==> flow/design.v <==
module button #(
    parameter XSTART = 0,  
    parameter YSTART = 0,
    parameter WIDTH = 1,
    parameter HEIGHT = 1,
    parameter BACKRGB = 16'h0000,  
    parameter INVTOUCH = 1,  
    parameter XBORD = 0,  
    parameter YBORD = 0,
    parameter BORDWIDTH = WIDTH,
    parameter BORDHEIGHT = HEIGHT,
    parameter BORDERRGB = 16'hFFFF,
    parameter XBMP = 0,  
    parameter YBMP = 0,
    parameter BMPWIDTH = 1,
    parameter BMPHEIGHT = 1,
    parameter BMPBITS = 1,  
    parameter NUMSTATES = 1,
    parameter STATEBITS = 1,
    parameter INTREG = 0,  
    parameter RSTSTATE = 0
) (
    input clk,
    input arstn,
    input touch,
    input [15:0] touchx,  
    input [15:0] touchy,
    output reg touched,
    output reg [STATEBITS-1:0] state,
    input rst_state,
    output reg update,  
    input draw,
    input cnext,
    output reg drawdone,
    output [15:0] xstart,
    output [15:0] xend,
    output [15:0] ystart,
    output [15:0] yend,
    output [15:0] color,
    output [0:BMPWIDTH*BMPHEIGHT*BMPBITS-1] bmpregout,  
    input [BMPBITS-1:0] bmpregin,  
    output bmpreg_load,
    output reg bmpreg_shift,
    input [0:BMPWIDTH*BMPHEIGHT*BMPBITS*NUMSTATES-1] bmp  
);
reg lasttouched;
reg lastrst;
always @(posedge clk) begin
    touched <= touch && touchx >= XSTART
                     && touchx <  XSTART+WIDTH
                     && touchy >= YSTART
                     && touchy <  YSTART+HEIGHT;
    lasttouched <= touched;
    lastrst <= rst_state;
end
always @(posedge clk or negedge arstn) begin
    if(!arstn) begin
        state <= RSTSTATE;
        update <= 1'b1;
    end else begin
        if(rst_state) begin
            state <= RSTSTATE;
        end else if(touched && !lasttouched) begin
            update <= 1'b1;
            if(state==NUMSTATES-1) state <= 0;
            else state <= state+1;
        end else if(!touched && lasttouched) begin
            if(INVTOUCH) update <= 1'b1;
        end
        if(rst_state != lastrst) update <= 1'b1;
        if(draw) update <= 0;
    end
end
assign bmpregout = bmp[BMPWIDTH*BMPHEIGHT*BMPBITS*state +: BMPWIDTH*BMPHEIGHT*BMPBITS];
assign bmpreg_load = !draw && drawdone;
reg [15:0] posx;
reg [15:0] posy;
wire inbmp = posx >= XBMP && posx < XBMP+BMPWIDTH &&
             posy >= YBMP && posy < YBMP+BMPWIDTH;
wire inbord = posx == XBORD || posx == XBORD+BORDWIDTH-1 ||
              posy == YBORD || posy == YBORD+BORDHEIGHT-1;
always @(posedge clk or negedge arstn) begin
    if(!arstn) begin
        drawdone <= 1'b1;
        posx <= 0;
        posy <= 0;
        bmpreg_shift <= 0;
    end else if(bmpreg_load) begin
        drawdone <= 1'b1;
        posx <= 0;
        posy <= 0;
        bmpreg_shift <= 0;
    end else begin
        bmpreg_shift <= 0;
        drawdone <= 1'b0;
        if(cnext) begin
            if(posx == WIDTH-1 && posy == HEIGHT-1) drawdone <= 1'b1;
            else begin
                if(posx == WIDTH-1) begin
                    posx <= 0;
                    posy <= posy + 1'b1;
                end else posx <= posx + 1'b1;
                if(inbmp) bmpreg_shift <= 1'b1;
            end
        end
    end
end
wire [BMPBITS-1:0] bmpcol;
generate
  if(INTREG) begin
    reg [0:BMPWIDTH*BMPHEIGHT*BMPBITS-1] bmpreg;  
    always @(posedge clk) begin
        if(bmpreg_load)
            bmpreg <= bmpregout;
        else if(bmpreg_shift)
            bmpreg <= bmpreg << BMPBITS;
    end
    assign bmpcol = bmpreg[BMPBITS-1:0];
  end else begin
    assign bmpcol = bmpregin;
  end
endgenerate
wire [15:0] bmpcolor = ((BMPBITS == 1) ? {16{bmpcol[0]}} :
                        (BMPBITS == 3) ? {{5{bmpcol[2]}},{6{bmpcol[1]}},{5{bmpcol[0]}}} :
                        bmpcol);
assign xstart = XSTART;
assign xend = XSTART+WIDTH-1;
assign ystart = YSTART;
assign yend = YSTART+HEIGHT-1;
wire [15:0] color_int = ((INVTOUCH && touched) ? 16'hFFFF : 16'h0000) ^
                         (inbord ? BORDERRGB :
                          inbmp  ? bmpcolor  :
                          BACKRGB);
assign color = rst_state ? {color_int[15:11]>>1, color_int[10:5]>>1, color_int[4:0]>>1}
                         : color_int;
endmodule
* Step by step through the tools: button
The steps from the RTL of button to its reports follow in flow order.
Line numbers count from 1 in the design file above.
Not given: -
- Top module :: button
- Clock input :: clk
- Standard-cell library :: sky130hd
- Corner :: tt_025C_1v80

* Elaborated design
Source: Yosys, flattened and elaborated, memories not mapped. Widths are those after wreduce. Registers that Yosys merges into a memory's read port (data or address) are not register bits. Print and check cells do not count. Equal cells are merged and count once.
- Shift operators :: 1
- Equality and inequality tests :: 3
- Magnitude comparators :: 8
- Mux-type cells :: 27
- Reduce/logical cells :: 26
- $add $sub $neg :: 3
- Bitwise logic cells :: 1
** Operators by type and width (count)
- two-way mux 16 bit :: 12
- greater-or-equal comparator 16 x 1 -> 1 bit with constant B :: 4
- < comparator 16 x 1 -> 1 bit with constant B :: 4
- adder 16 x 1 -> 16 bit with constant B :: 2
- zero test 16 bit :: 2
- logical AND 32 x 1 -> 1 bit with constant A :: 1
- XOR 16 bit :: 1
- two-way mux 1 bit :: 15
- logical AND 1 bit :: 11
- nonzero test 2 bit :: 3
- AND reduction 2 bit :: 2
- nonzero test 4 bit :: 1
- zero test 1 bit :: 3
- inequality test 3 x 1 -> 1 bit with constant B :: 1
- AND reduction 3 bit :: 1
- logical OR 1 bit :: 2
- indexed select 1 x 2 -> 1 bit :: 1
- inequality test 2 bit with constant B :: 1
- adder 1 bit with constant B :: 1
- inequality test 1 bit :: 1
- Register bits after elaboration :: 39
- Output and inout bits :: 87
- Elaborated cells :: 78
- Input bits :: 40

* Longest topological paths
Longest topological path by Yosys (ltp), each cell counted once; first at word level (registers and memories cut), then after technology mapping (sequential cells cut; the memories' decode and read muxes count).
- Depth after elaboration :: 8
- ABC_AREA :: 0
- Depth in mapped cells :: 9

* Netlist
Yosys stat after the flow's synthesis: flattened, memories mapped to cells. It holds for the ABC_AREA given above (unset counts as 0); a run with the other value may have another netlist.
** Cells by type
- sky130_fd_sc_hd__dfrtp_1 :: count 33, area in all 825.792 um^2
- sky130_fd_sc_hd__buf_4 :: count 80, area in all 600.576 um^2
- sky130_fd_sc_hd__nor2_1 :: count 25, area in all 93.84 um^2
- sky130_fd_sc_hd__nand3_1 :: count 18, area in all 90.086 um^2
- sky130_fd_sc_hd__xor2_1 :: count 10, area in all 87.584 um^2
- sky130_fd_sc_hd__or3_1 :: count 12, area in all 75.072 um^2
- sky130_fd_sc_hd__nand2_1 :: count 19, area in all 71.318 um^2
- sky130_fd_sc_hd__a21oi_1 :: count 14, area in all 70.067 um^2
- sky130_fd_sc_hd__nor4_1 :: count 11, area in all 68.816 um^2
- sky130_fd_sc_hd__dfxtp_1 :: count 3, area in all 60.058 um^2
- sky130_fd_sc_hd__dfstp_2 :: count 2, area in all 52.55 um^2
- sky130_fd_sc_hd__ha_1 :: count 4, area in all 50.048 um^2
- sky130_fd_sc_hd__o21ai_0 :: count 9, area in all 45.043 um^2
- sky130_fd_sc_hd__or4_1 :: count 6, area in all 45.043 um^2
- sky130_fd_sc_hd__nand4_1 :: count 7, area in all 43.792 um^2
- sky130_fd_sc_hd__nor4_4 :: count 2, area in all 42.541 um^2
- sky130_fd_sc_hd__o21ai_1 :: count 8, area in all 40.038 um^2
- sky130_fd_sc_hd__xnor2_1 :: count 4, area in all 35.034 um^2
Other cell types: 24; their cells: 43.
- Mapped flip-flops :: 38
- Buffers :: 87
- Cell area after synthesis :: 0.0027114 mm^2
- Cell count :: 310

* Timing after synthesis
Source: OpenSTA report_checks on the synthesized netlist (no wires, ideal clock, input and output delay 20% of the period each), path of least setup slack; recovery checks are left aside. Register names are those of the netlist, which keeps one name where synthesis merged equal registers.
- Path kind :: register to output
- From :: register posx[0]
- To :: output color[10]
- Slack :: 1.439 ns
- Path buffers :: 1
- Arrival time :: 2.401 ns
- Stages :: 9
- Delay of the path :: 2.401 ns
- Clock period :: 4.8 ns
- Output delay :: 0.960 ns
- Synthesis period reached :: 3.361 ns
"delay of the path" = arrival - input delay + setup time.
A path that ends at an output port has no setup time.
"stages" counts driving pins, that of a launching flip-flop among them; a cell with two outputs on the path counts twice.
"synthesis period reached" = period - worst setup slack (recovery checks aside). The figure is calculated, with input and output delays left at 20% of the set period.
Between the ends stands the longest chain of elaborated cells between them, by number of cells; it is not shown to be the way that was timed. Of several equally long chains one is given.
A line is the first line of the expression or statement that the cell stems from. Yosys adds cells for indexed reads and writes and turns some case tables into memories.
A register here has more assigning lines than the two given.
- Cell sequence :: sky130_fd_sc_hd__dfrtp_1 > sky130_fd_sc_hd__inv_1 > sky130_fd_sc_hd__ha_1 > sky130_fd_sc_hd__nor4b_1 > sky130_fd_sc_hd__nand4_1 > sky130_fd_sc_hd__nand2_1 > sky130_fd_sc_hd__xor2_1 > sky130_fd_sc_hd__nor2b_1 > sky130_fd_sc_hd__buf_4
- Cells in the longest elaborated chain :: 8
** RTL lines, path after synthesis
- from (decl) :: line 76 : reg [15:0] posx;
- from (assign) :: line 85 : posx <= 0;
- from (assign) :: line 102 : end else posx <= posx + 1'b1;
- greater-or-equal comparator 16 x 1 -> 1 bit :: line 78 : wire inbmp = posx >= XBMP && posx < XBMP+BMPWIDTH &&
- logical AND 1 bit (3 in a row) :: line 78
- two-way mux 16 bit :: line 132 : inbmp  ? bmpcolor  :
- two-way mux 16 bit :: line 131 : (inbord ? BORDERRGB :
- XOR 16 bit :: line 130 : wire [15:0] color_int = ((INVTOUCH && touched) ? 16'hFFFF : 16'h0000) ^
- two-way mux 16 bit :: line 134 : assign color = rst_state ? {color_int[15:11]>>1, color_int[10:5]>>1, color_int[4:0]>>1}
- to (decl) :: line 39 : output [15:0] color,
Nets of the timed path that keep an RTL name, with a line that drives or declares them; the list need not be complete.
** Named nets, after synthesis (line)
- color[0] :: 134
- color[4] :: 134

* Timing after layout
From the final timing report of flow run A: the path of least setup slack in the routed layout; clock arrival at registers is part of the times.
- Path kind :: register to output
- From :: register posx[0]
- To :: output color[4]
- Output delay :: 1.22 ns
- Path buffers :: 1
- Clock period :: 6.08 ns
- Arrival time :: 3.34 ns
- Stages :: 9
- Slack :: 1.52 ns
Between the ends stands the longest chain of elaborated cells between them, by number of cells; it is not shown to be the way that was timed. Of several equally long chains one is given.
A register here has more assigning lines than the two given.
- Cell sequence :: sky130_fd_sc_hd__dfrtp_1 > sky130_fd_sc_hd__inv_1 > sky130_fd_sc_hd__ha_1 > sky130_fd_sc_hd__nor4b_1 > sky130_fd_sc_hd__nand4_1 > sky130_fd_sc_hd__nand2_1 > sky130_fd_sc_hd__xor2_1 > sky130_fd_sc_hd__nor2b_1 > sky130_fd_sc_hd__clkdlybuf4s50_1
- Cells in the longest elaborated chain :: 8
** RTL lines, path after layout
- from (decl) :: line 76 : reg [15:0] posx;
- from (assign) :: line 85 : posx <= 0;
- from (assign) :: line 102 : end else posx <= posx + 1'b1;
- greater-or-equal comparator 16 x 1 -> 1 bit :: line 78 : wire inbmp = posx >= XBMP && posx < XBMP+BMPWIDTH &&
- logical AND 1 bit (3 in a row) :: line 78
- two-way mux 16 bit :: line 132 : inbmp  ? bmpcolor  :
- two-way mux 16 bit :: line 131 : (inbord ? BORDERRGB :
- XOR 16 bit :: line 130 : wire [15:0] color_int = ((INVTOUCH && touched) ? 16'hFFFF : 16'h0000) ^
- two-way mux 16 bit :: line 134 : assign color = rst_state ? {color_int[15:11]>>1, color_int[10:5]>>1, color_int[4:0]>>1}
- to (decl) :: line 39 : output [15:0] color,

2 stored runs of button in the flow (synthesis by Yosys, layout by OpenROAD, sky130hd cells), in arbitrary order. Constraints: input delay and output delay 20% of the set period each, output load 0.01 pF.
"clock period achieved" is the run's clock period less its worst setup slack. It is reckoned from that one timing run; input and output delays stay at 20% of the period that was set.
"critical setup path time" = time allowed to the worst setup path (clock period - input delay - output delay, where it has them) - its slack; a late launch clock adds to it, a late capture clock takes from it.
By "total power of the final layout" is meant OpenSTA's value without simulated activity: inputs other than the clock are taken to toggle once in ten clock periods, and the tool carries that through the logic.

* Flow run A
** Files
==> flow/run.sh <==
#!/bin/bash
# the make line also repeats the synthesis and layout settings of config.mk as NAME=value (left out here)
make -C /OpenROAD-flow-scripts/flow DESIGN_CONFIG=/design/flow/config.mk WORK_HOME=/design/flow/orfs CLKGATE_MAP_FILE= finish
==> flow/config.mk <==
export PLATFORM = sky130hd
export DESIGN_NAME = button
export DESIGN_NICKNAME = button
export VERILOG_FILES = /design/flow/design.v
export SDC_FILE = /design/flow/constraint.sdc
export NUM_CORES = 4
export LEC_CHECK = 0
export CAP_MARGIN = 5
export CELL_PAD_IN_SITES_GLOBAL_PLACEMENT = 2
export CORE_ASPECT_RATIO = 0.65
export CORE_MARGIN = 8
export CORE_UTILIZATION = 15
export CTS_CLUSTER_SIZE = 72
export GPL_ROUTABILITY_DRIVEN = 0
export MIN_ROUTING_LAYER = met1
export PLACE_DENSITY_LB_ADDON = 0.22
export SETUP_SLACK_MARGIN = 1.04
export SLEW_MARGIN = 20
export TNS_END_PERCENT = 100
==> flow/constraint.sdc <==
create_clock -name core_clock -period 6.08 [get_ports {clk}]
set_input_delay 1.2160 -clock core_clock [delete_from_list [all_inputs] [get_ports {clk}]]
set_output_delay 1.2160 -clock core_clock [all_outputs]
set_load 0.01 [all_outputs]
** Results
- Synthesis area :: 0.0027114 mm^2
- Die area :: 0.0227344 mm^2
- Area of the standard cells in the finished layout :: 0.0033757 mm^2
- Utilization :: 0.192
- Worst slack on setup checks :: 1.520 ns
- Total negative slack :: 0.000 ns
- Worst hold slack in the final report :: 0.412 ns
- Total power of the final layout :: 1.147 mW
- Clock period achieved :: 4.560 ns
- Critical setup path time :: 3.34 ns
- Critical path kind :: register to output

* Flow run B
** Files
==> flow/run.sh <==
#!/bin/bash
# the make line also repeats the synthesis and layout settings of config.mk as NAME=value (left out here)
make -C /OpenROAD-flow-scripts/flow DESIGN_CONFIG=/design/flow/config.mk WORK_HOME=/design/flow/orfs CLKGATE_MAP_FILE= finish
==> flow/config.mk <==
export PLATFORM = sky130hd
export DESIGN_NAME = button
export DESIGN_NICKNAME = button
export VERILOG_FILES = /design/flow/design.v
export SDC_FILE = /design/flow/constraint.sdc
export NUM_CORES = 4
export LEC_CHECK = 0
export ABC_AREA = 1
export CAP_MARGIN = 10
export CELL_PAD_IN_SITES_DETAIL_PLACEMENT = 1
export CORE_ASPECT_RATIO = 0.53
export CORE_MARGIN = 5
export CORE_UTILIZATION = 26
export GPL_TIMING_DRIVEN = 0
export MAX_ROUTING_LAYER = met5
export MIN_ROUTING_LAYER = met1
export PLACE_DENSITY_LB_ADDON = 0.01
export SLEW_MARGIN = 20
export TNS_END_PERCENT = 5
==> flow/constraint.sdc <==
create_clock -name core_clock -period 4.07 [get_ports {clk}]
set_input_delay 0.8140 -clock core_clock [delete_from_list [all_inputs] [get_ports {clk}]]
set_output_delay 0.8140 -clock core_clock [all_outputs]
set_load 0.01 [all_outputs]
** Results
- Synthesis area :: 0.0033257 mm^2
- Die area :: 0.0152676 mm^2
- Area of the standard cells in the finished layout :: 0.0045394 mm^2
- Utilization :: 0.359
- Worst slack on setup checks :: 0.467 ns
- Total negative slack :: 0.000 ns
- Worst hold slack in the final report :: 0.372 ns
- Total power of the final layout :: 2.202 mW
- Clock period achieved :: 3.603 ns
- Critical setup path time :: 2.79 ns
- Critical path kind :: register to output
