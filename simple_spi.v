==> flow/design.v <==
module simple_spi #(
    parameter CLK_DIV = 2,  
    parameter CLK_DIV_BITS = 2
) (
    input clk,
    input arstn,
    output reg sclk,
    output mosi,
    input go,
    output reg done = 1'b1,
    input [7:0] data_in
);
reg [2:0] dbit = 2'b0;
reg [7:0] shift_reg;
reg [CLK_DIV_BITS-1:0] cnt;
assign mosi = shift_reg[7];
always @(posedge clk or negedge arstn) begin
    if(~arstn) begin
        done <= 1'b1;
        dbit <= 2'b0;
        shift_reg <= 8'b0;
    end else if(!done) begin
        if(cnt == CLK_DIV) begin
            cnt <= 0;
            sclk <= ~sclk;
            if(sclk) begin  
                shift_reg <= {shift_reg[6:0], 1'b0};
                dbit <= dbit-1;
                if(dbit == 0) done <= 1'b1;
            end
        end else
            cnt <= cnt+1;
    end else if(go) begin
        dbit <= 3'd7;
        shift_reg <= data_in;
        done <= 1'b0;
        cnt <= 0;
        sclk <= 1'b0;
    end
end
endmodule
# ---- From RTL to reports: simple_spi
# What the tools print for simple_spi, step after step.
# Lines are those of the file above, counted from 1.
# Library cell names are shortened.
# The mark -- stands for no value.
dict set report design {
  top_module {simple_spi}
  clk_port {clk}
  lib {sky130hd}
  lib_corner {tt_025C_1v80}
}

# ---- Word-level counts
# Source: Yosys, flattened and elaborated, memories not mapped. Widths are those after wreduce. Registers that Yosys merges into a memory's read port (data or address) are not register bits. Print and check cells do not count. Equal cells are merged and count once.
dict set report bits {
  out_inout_bits 3
  reg_bits 15
  memories 0
  ramBits 0
  clocked_rd_ports_x_width 0
  mem_bits_ro 0
  inputBits 11
  latch_bits 0
}
dict set report op_classes {
  n_addsub 2
  n_shift 0
  multipliers 0
  equal 2
  reduce_logical 6
  logic 1
  muxes 19
  div 0
  n_cmp 0
}
# operator n
set op_table {}
lappend op_table {{8-bit 2-to-1 mux} 4}
lappend op_table {{3-bit 2-to-1 mux} 4}
lappend op_table {{1-bit 2-to-1 mux} 8}
lappend op_table {{3-bit AND reduction} 2}
lappend op_table {{2-bit 2-to-1 mux} 3}
lappend op_table {{2-bit nonzero test} 2}
lappend op_table {{3-bit by 1-bit subtractor with 3-bit output (second input constant)} 1}
lappend op_table {{3-bit logical NOT} 1}
lappend op_table {{2-bit by 1-bit adder with 2-bit output (second input constant)} 1}
lappend op_table {{2-bit equality test (second input constant)} 1}
lappend op_table {{2-bit inequality test (second input constant)} 1}
lappend op_table {{2-bit AND reduction} 1}
lappend op_table {{1-bit NOT} 1}

# ---- Logic depth
# Yosys ltp: most cells in a row. Word level: on the elaborated netlist, between registers, memories and ports. Mapped: between sequential cells and ports; inverters and the memories' decode and read muxes count.
dict set report depth {
  word_depth 5
  ABC_AREA 0
  mapped_depth 5
  depth_no_buf 5
}

# ---- After synthesis
# Source: synth_stat.txt of the flow (Yosys; design flattened, memories mapped). It holds for the ABC_AREA given above (unset counts as 0); a run with the other value may have another netlist.
# The area totals of this step are shown rounded.
# type n
set types {}
lappend types {dfrtp_1 11}
lappend types {mux2_2 14}
lappend types {edfxtp_1 3}
lappend types {ha_1 3}
lappend types {dfstp_2 1}
lappend types {and3b_1 2}
lappend types {a21oi_4 1}
lappend types {buf_6 1}
lappend types {inv_1 3}
lappend types {a21oi_1 2}
lappend types {nor3_1 2}
lappend types {nand4b_1 1}
lappend types {o22a_1 1}
lappend types {xnor2_1 1}
lappend types {a21o_1 1}
lappend types {nor3b_1 1}
lappend types {o21a_1 1}
lappend types {and2_1 1}
# Other cell types: 6; their cells: 6.
dict set report synth_totals {
  sequential_area_um2 390
  n_buf 2
  ff_cells 15
  area_um2 750
  cells 56
}

# ---- Timing after synthesis
# Source: OpenSTA report_checks on the synthesized netlist (no wires, ideal clock, input and output delay 20% of the period each), path of least setup slack; recovery checks are left aside. Register names are those of the netlist, which keeps one name where synthesis merged equal registers.
dict set report synth_timing {
  path_kind {reg2reg}
  startpoint {register done}
  endpoint {register shift_reg[7]}
  t_required_ns 2.025
  setup_slack_ns 0.486
  n_path_buf 2
  path_stages 5
  arrival_ns 1.539
  path_delay_ns 1.664
  tclk_ns 2.15
  setup_time_ns 0.125
  launch_ns 0.000
  synth_period_reached_ns 1.664
}
# "path_delay_ns" is the arrival time less input delay plus setup time.
# "path_stages" counts driving pins, that of a launching flip-flop among them; a cell with two outputs on the path counts twice.
# "synth_period_reached_ns" is the clock period less the worst setup slack; recovery checks do not enter. This is arithmetic on one report: input and output delays are still those of the set period (20% each).
# The rows between start and end are the longest chain of elaborated cells between them; the timing report does not say that the signal goes this way. Where chains are equally long, one stands for them.
# Each line given opens the expression or statement behind the cell; cells for indexed reads and writes are added by Yosys, which also makes memories of some case tables.
# At most two assigning lines are given for a register; there are more.
dict set report synth_between {
  cell_sequence {dfstp_2 > buf_6 > clkbuf_1 > mux2_2 > mux2_2}
  elab_chain_cells 2
  cells_between 5
}
# item line_no
set synth_lines {}
lappend synth_lines {{from (decl)} 10} ;# output reg done = 1'b1,
lappend synth_lines {{from (assign)} 19} ;# done <= 1'b1;
lappend synth_lines {{from (assign)} 29} ;# if(dbit == 0) done <= 1'b1;
lappend synth_lines {{2-bit nonzero test} --}
lappend synth_lines {{3-bit AND reduction} --}
lappend synth_lines {{to (assign)} 27} ;# shift_reg <= {shift_reg[6:0], 1'b0};
lappend synth_lines {{to (assign)} 35} ;# shift_reg <= data_in;
lappend synth_lines {{to (decl)} 14} ;# reg [7:0] shift_reg;

# ---- Path in the finished layout
# Path of least setup slack in the final report of stored run 1 (OpenROAD, finished layout, wires in). Where an end is a register, its clock arrival counts in the times.
dict set report layout_timing {
  path_kind {reg2out}
  startpoint {register done}
  endpoint {output port done}
  n_path_buf 1
  arrival_ns 1.67
  launch_ns 0.28
  path_stages 2
  setup_slack_ns 0.74
  t_required_ns 2.42
  tclk_ns 3.02
}
# At most two assigning lines are given for a register; there are more.
dict set report layout_between {
  cell_sequence {dfstp_2 > clkdlybuf4s50_1}
  elab_chain_cells 0
  cells_between 0
}
# item line_no
set layout_lines {}
lappend layout_lines {{from (decl)} 10} ;# output reg done = 1'b1,
lappend layout_lines {{from (assign)} 19} ;# done <= 1'b1;
lappend layout_lines {{from (assign)} 29} ;# if(dbit == 0) done <= 1'b1;
lappend layout_lines {{to (decl)} 10}

## Implementation results

Design simple_spi on sky130hd. What follows are 2 stored runs of the flow, each under its own settings; their order means nothing. The constraints put input and output delay at 20% of the set period each and load the outputs with 0.01 pF.
"achieved_clock_period_ns" is the run's clock period less its worst setup slack. It is reckoned from that one timing run; input and output delays stay at 20% of the period that was set.
"critical_path_time_ns" = time allowed to the worst setup path (clock period - input delay - output delay, where it has them) - its slack; a late launch clock adds to it, a late capture clock takes from it.
By "power.total_mw" is meant OpenSTA's value without simulated activity: inputs other than the clock are taken to toggle once in ten clock periods, and the tool carries that through the logic.
Values from the reports are rounded here.

[flow] stored run 1: files
==> flow/run.sh <==
#!/bin/bash
# the make line also repeats the synthesis and layout settings of config.mk as NAME=value (left out here)
make -C /OpenROAD-flow-scripts/flow DESIGN_CONFIG=/design/flow/config.mk WORK_HOME=/design/flow/orfs CLKGATE_MAP_FILE= finish
==> flow/config.mk <==
export PLATFORM = sky130hd
export DESIGN_NAME = simple_spi
export DESIGN_NICKNAME = simple_spi
export VERILOG_FILES = /design/flow/design.v
export SDC_FILE = /design/flow/constraint.sdc
export NUM_CORES = 4
export LEC_CHECK = 0
export CAP_MARGIN = 10
export CORE_MARGIN = 2
export CORE_UTILIZATION = 25
export CTS_CLUSTER_SIZE = 34
export GPL_ROUTABILITY_DRIVEN = 0
export MAX_ROUTING_LAYER = met5
export MIN_ROUTING_LAYER = met1
export PLACE_DENSITY_LB_ADDON = 0.27
export SETUP_SLACK_MARGIN = 0.6
export SLEW_MARGIN = 30
==> flow/constraint.sdc <==
create_clock -name core_clock -period 3.02 [get_ports {clk}]
set_input_delay 0.6040 -clock core_clock [delete_from_list [all_inputs] [get_ports {clk}]]
set_output_delay 0.6040 -clock core_clock [all_outputs]
set_load 0.01 [all_outputs]

[flow] stored run 1: metrics
[metrics] yosys.chip_area_um2 = 750
[metrics] die_um2 = 3400
[metrics] cell_area_final_um2 = 940
[metrics] finalUtil_frac = 0.33
[metrics] worstSetupSlack_ns = 0.74
[metrics] setupTns_ns = 0.000
[metrics] power.total_mw = 0.60
[metrics] achieved_clock_period_ns = 2.276
[metrics] critical_path_time_ns = 1.67
[metrics] path_kind = reg2out

[flow] stored run 2: files
==> flow/run.sh <==
#!/bin/bash
# the make line also repeats the synthesis and layout settings of config.mk as NAME=value (left out here)
make -C /OpenROAD-flow-scripts/flow DESIGN_CONFIG=/design/flow/config.mk WORK_HOME=/design/flow/orfs CLKGATE_MAP_FILE= finish
==> flow/config.mk <==
export PLATFORM = sky130hd
export DESIGN_NAME = simple_spi
export DESIGN_NICKNAME = simple_spi
export VERILOG_FILES = /design/flow/design.v
export SDC_FILE = /design/flow/constraint.sdc
export NUM_CORES = 4
export LEC_CHECK = 0
export CAP_MARGIN = 20
export CORE_MARGIN = 2
export CORE_UTILIZATION = 40
export SETUP_SLACK_MARGIN = -0.01
export SLEW_MARGIN = 20
==> flow/constraint.sdc <==
create_clock -name core_clock -period 1.86 [get_ports {clk}]
set_input_delay 0.3720 -clock core_clock [delete_from_list [all_inputs] [get_ports {clk}]]
set_output_delay 0.3720 -clock core_clock [all_outputs]
set_load 0.01 [all_outputs]

[flow] stored run 2: metrics
[metrics] yosys.chip_area_um2 = 750
[metrics] die_um2 = 2200
[metrics] cell_area_final_um2 = 950
[metrics] finalUtil_frac = 0.55
[metrics] worstSetupSlack_ns = 0.12
[metrics] setupTns_ns = 0.000
[metrics] power.total_mw = 0.98
[metrics] achieved_clock_period_ns = 1.742
[metrics] critical_path_time_ns = 1.37
[metrics] path_kind = reg2out
